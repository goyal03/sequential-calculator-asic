==> flow/design.v <==
module calculator(
    input wire clk,          
    input wire rst_n,        
    input wire start,        
    input wire[1:0] op,      
    input wire [15:0] a,     
    input wire [15:0] b,     
    output reg [15:0] result,    
    output reg overflow,
    output reg done,         
    output reg error         
);
localparam IDLE = 3'b000;
localparam CALC = 3'b001;
localparam DONE = 3'b010;
reg [2:0] state, next_state;
reg [4:0] count;
reg [15:0] temp_a, temp_b;
reg [31:0] product;
reg [15:0] quotient, remainder;
always @(posedge clk or negedge rst_n) begin
    if (!rst_n) begin
        state <= IDLE;
        count <= 5'd0;
    end else begin
        state <= next_state;
        if (state == IDLE) begin
            count <= 5'd0;
        end
        else if (state == CALC && (op == 2'b10 || op == 2'b11)) begin
            count <= count + 1'b1;
        end
    end
end
always @(*) begin
    next_state = state;
    case (state)
        IDLE: begin
            if (start)
                next_state = CALC;
        end
        CALC: begin
            if (op == 2'b00 || op == 2'b01)    
                next_state = DONE;
            else if (count == 5'd16)          
                next_state = DONE;
        end
        DONE: begin
            if (!start)
                next_state = IDLE;
        end
        default: next_state = IDLE;
    endcase
end
always @(posedge clk or negedge rst_n) begin
    if (!rst_n) begin
        result    <= 16'd0;
        done      <= 1'b0;
        error     <= 1'b0;
        overflow  <= 1'b0;
        temp_a    <= 16'd0;
        temp_b    <= 16'd0;
        product   <= 32'd0;
        quotient  <= 16'd0;
        remainder <= 16'd0;
    end else begin
        case (state)
            IDLE: begin
                done     <= 1'b0;
                error    <= 1'b0;
                overflow <= 1'b0;
                if (start) begin
                    temp_a <= a;
                    temp_b <= b;
                    if (op == 2'b10) begin
                        product <= 32'd0;
                    end
                    if (op == 2'b11) begin
                        quotient  <= 16'd0;
                        remainder <= 16'd0;
                    end
                end
            end
            CALC: begin
                case(op)
                    2'b00: begin     
                        result <= temp_a + temp_b;
                        overflow <= (temp_a[15] == temp_b[15]) && (result[15] != temp_a[15]);   
                    end
                    2'b01: begin         
                        result <= temp_a - temp_b;
                        overflow <= (temp_a[15] != temp_b[15]) && (result[15] != temp_a[15]);   
                    end
                    2'b10: begin         
                        if (count < 5'd16) begin
                            if (temp_b[0]) begin
                                product <= product + {16'd0, temp_a};
                            end
                            temp_b  <= temp_b >> 1;
                            temp_a  <= temp_a << 1;
                        end else begin
                            result   <= product[15:0];   
                            overflow <= |product[31:16];  
                        end
                    end
                    2'b11: begin   
                        if (temp_b == 16'd0) begin
                            error  <= 1'b1;
                            result <= 16'd0;
                        end else begin
                            if (count < 5'd16) begin
                                remainder <= {remainder[14:0], temp_a[15]};
                                temp_a    <= {temp_a[14:0], 1'b0};   
                                if ({remainder[14:0], temp_a[15]} >= temp_b) begin
                                    remainder <= {remainder[14:0], temp_a[15]} - temp_b;
                                    quotient  <= {quotient[14:0], 1'b1};   
                                end else begin
                                    quotient  <= {quotient[14:0], 1'b0};   
                                end
                            end else begin
                                result <= quotient;
                                error  <= 1'b0;
                            end
                        end
                    end
                endcase   
            end   
            DONE: begin
                done <= 1'b1;
            end
            default: begin
                result <= 16'd0;
                done <= 1'b0;
                error <= 1'b0;
                overflow <= 1'b0;
            end
        endcase
    end
end
endmodule
# Reports on calculator
# What the tools print for calculator, step after step.
# Line numbers count from 1 in the design file above.
# Cell names lack the library's common part.
# The mark n/a stands for no value.
[design]
design = "calculator"
clk_port = "clk"
library = "sky130hd"
lib_corner = "tt_025C_1v80"

# Elaborated design
# Counts by Yosys on the flattened word-level netlist (proc, flatten, opt, wreduce; memories kept). Register bits leave out memories and registers merged into their read ports (data or address). Print and check cells are left out. Cells with the same type and inputs are merged into one.
[bits]
reg_bits = 122
wordCells = 113
[op_classes]
addsub = 5
cmp = 2
equal = 26
muxes = 47
n_logic = 2
reduce_logical = 20
[ops]
columns = ["cell", "n"]
rows = [
  ["two-way mux 16 bit", 14],
  ["case mux 16 bit (select 2 bit)", 5],
  ["two-way mux 32 bit", 5],
  ["case mux 32 bit (select 2 bit)", 1],
  ["case mux 16 bit (select 4 bit)", 1],
  ["two-way mux 15 bit", 4],
  ["adder 32 x 16 -> 32 bit", 1],
  ["case mux 15 bit (select 2 bit)", 1],
  ["inequality test 2 bit (second input constant)", 9],
  ["adder 16 bit", 1],
  ["subtractor 16 bit", 1],
  ["greater-or-equal comparator 16 bit", 1],
  ["logical NOT 16 bit", 1],
  ["OR reduction 16 bit", 1],
  ["subtractor 15 bit", 1],
  ["inequality test 3 bit (second input constant)", 5],
  ["AND reduction 4 bit", 3],
  ["AND reduction 6 bit", 2],
  ["two-way mux 3 bit", 4],
  ["two-way mux 5 bit", 2],
  ["AND reduction 3 bit", 3],
  ["case mux 3 bit (select 3 bit)", 1],
  ["inequality test 4 bit (second input constant)", 2],
  ["case mux 1 bit (select 2 bit)", 3],
  ["adder 5 x 1 -> 5 bit (second input constant)", 1],
  ["< comparator 5 bit (second input constant)", 1],
  ["equality test 5 bit (second input constant)", 1],
  ["inequality test 5 bit (second input constant)", 1],
]
# Other operator kinds: 15; their cells: 26.

# Longest topological paths
# Longest topological path by Yosys (ltp), each cell counted once; first at word level (registers and memories cut), then after technology mapping (sequential cells cut; the memories' decode and read muxes count).
[depth]
depth_word = 6
abc_area = 0
ltp_mapped = 15
depth_no_buf = 15

# Synthesis result
# Yosys stat after the flow's synthesis: flattened, memories mapped to cells. It holds for the ABC_AREA given above (unset counts as 0); a run with the other value may have another netlist.
[by_type]
columns = ["cell", "n", "type_area_um2"]
rows = [
  ["dfrtp_1", 121, 3.03E+03],
  ["ha_1", 54, 675.648],
  ["mux2i_1", 44, 440.422],
  ["xnor2_1", 48, 420.403],
  ["a21oi_1", 83, 415.398],
  ["nand2_1", 105, 394.128],
  ["o21ai_0", 67, 335.322],
  ["nor2_1", 85, 319.056],
  ["xor2_1", 16, 140.134],
  ["inv_1", 34, 127.622],
  ["o31ai_1", 17, 127.622],
  ["clkbuf_1", 31, 116.362],
  ["a22o_1", 13, 113.859],
  ["nor3_1", 21, 105.101],
  ["a222oi_1", 9, 90.086],
  ["a21o_1", 10, 75.072],
  ["o21a_1", 9, 67.565],
  ["nor2b_1", 10, 62.56],
]
# Not listed: further types 55, cells in them 131.
[mapped]
mapped_cells = 908
mapped_area_um2 = 8124.0
seqArea_um2 = 3054.2
flip_flops = 122

# Path before layout
# OpenSTA on the mapped netlist: ideal clock, no wires. The path of least setup slack (recovery checks aside). Input and output delay are each 20% of the period. Register names are those of the netlist, which keeps one name where synthesis merged equal registers.
[synth_timing]
path_kind = "input -> register"
start = "input op[1]"
end = "register result[14]"
tclk_ns = 4.46
in_delay_ns = 0.892
setup_time_ns = 0.110
launch_ns = 0.892
arrival_ns = 3.688
path_slack_ns = 0.662
path_delay_ns = 2.906
path_stages = 15
synth_period_reached_ns = 3.798
# "path_delay_ns" = arrival - input delay + setup time.
# "path_stages" counts driving pins, that of a launching flip-flop among them; a cell with two outputs on the path counts twice.
# "synth_period_reached_ns" is the clock period less the worst setup slack; recovery checks do not enter. This is arithmetic on one report: input and output delays are still those of the set period (20% each).
# The rows between start and end are the longest chain of elaborated cells between them; the timing report does not say that the signal goes this way. Where chains are equally long, one stands for them.
# A line is the first line of the expression or statement that the cell stems from. Yosys adds cells for indexed reads and writes and turns some case tables into memories.
# At most two assigning lines are given for a register; there are more.
[synth_via]
path_cell_list = "inv_1 ha_1 clkbuf_1 buf_1 nor2_1 xnor2_1 ha_1 nor2b_1 o31ai_1 a21oi_1 a311oi_1 o21ai_0 xor2_1 nor2_1 o41ai_1"
elab_chain_len = 3
[synth_rtl]
columns = ["element", "line", "rtl"]
rows = [
  ["start: declaration", 5, "input wire[1:0] op,"],
  ["equality test 2 bit", 85, "case(op)"],
  ["case mux 16 bit (select 4 bit)", 85, ""],
  ["case mux 16 bit (select 2 bit)", 67, "case (state)"],
  ["end: assignment", 87, "result <= temp_a + temp_b;"],
  ["end: assignment", 91, "result <= temp_a - temp_b;"],
  ["end: declaration", 8, "output reg [15:0] result,"],
]

# Path in the finished layout
# Path of least setup slack in the final report of run A (OpenROAD, finished layout, wires in). Where an end is a register, its clock arrival counts in the times.
[layout_timing]
path_kind = "input -> register"
start = "input op[0]"
end = "register result[12]"
tclk_ns = 4.73
in_delay_ns = 0.95
setup_time_ns = 0.14
launch_ns = 0.95
arrival_ns = 4.00
path_slack_ns = 1.03
path_stages = 14
# The rows between start and end are the longest chain of elaborated cells between them; the timing report does not say that the signal goes this way. Where chains are equally long, one stands for them.
# At most two assigning lines are given for a register; there are more.
[layout_via]
path_cell_list = "dlygate4sd2_1 ha_2 buf_6 buf_4 nor2_2 xnor2_1 ha_2 nor2b_2 o31ai_4 a21oi_4 a311oi_2 xnor2_1 a222oi_1 o31ai_1"
elab_chain_len = 3
[layout_rtl]
columns = ["element", "line", "rtl"]
rows = [
  ["start: declaration", 5, "input wire[1:0] op,"],
  ["equality test 2 bit", 85, "case(op)"],
  ["case mux 16 bit (select 4 bit)", 85, ""],
  ["case mux 16 bit (select 2 bit)", 67, "case (state)"],
  ["end: assignment", 87, "result <= temp_a + temp_b;"],
  ["end: assignment", 91, "result <= temp_a - temp_b;"],
  ["end: declaration", 8, "output reg [15:0] result,"],
]

# Record of 2 stored runs of the RTL-to-layout flow on calculator, platform sky130hd. The runs are unordered. Constraints: input delay and output delay 20% of the set period each, output load 0.01 pF.
# "achieved_clock_period_ns": clock period set for the run, less the worst setup slack. It is reckoned from that one timing run; input and output delays stay at 20% of the period that was set.
# "worst_path_time_ns" means the part of the period allowed to the worst setup path (the constraints hold back 20% at inputs and 20% at outputs) less its slack; where the path has registers, the arrival times of their clocks count too.
# "power_uw" is the tool's figure for a default switching activity; nothing was simulated.

[[run]]
name = "run A"
[run.settings]
period_ns = 4.73
CORE_UTILIZATION = 24
SETUP_SLACK_MARGIN = 0.95
CELL_PAD_IN_SITES_GLOBAL_PLACEMENT = 0
CELL_PAD_IN_SITES_DETAIL_PLACEMENT = 1
GPL_TIMING_DRIVEN = 0
GPL_ROUTABILITY_DRIVEN = 1
CTS_CLUSTER_DIAMETER = 324
SLEW_MARGIN = 30
MIN_ROUTING_LAYER = "met1"
CAP_MARGIN = 20
CORE_MARGIN = 2
[run.results]
power_uw = 6678
worst_path_time_ns = 2.76
critical_path_type = "input -> register"
achieved_clock_period_ns = 3.701
cell_area_final_um2 = 9998.3
synth_chip_area_um2 = 8124.0
timing.setup.tns_ns = 0.000
fin_ws_ns = 1.029
final_util_pct = 29.9
die_area_um2 = 35338.4

[[run]]
name = "run B"
[run.settings]
period_ns = 5.35
CAP_MARGIN = 20
CORE_MARGIN = 2
CORE_UTILIZATION = 40
SLEW_MARGIN = 20
[run.results]
power_uw = 5438
worst_path_time_ns = 2.99
critical_path_type = "input -> register"
achieved_clock_period_ns = 4.062
cell_area_final_um2 = 9575.4
synth_chip_area_um2 = 8124.0
timing.setup.tns_ns = 0.000
fin_ws_ns = 1.288
final_util_pct = 47.6
die_area_um2 = 21466.6
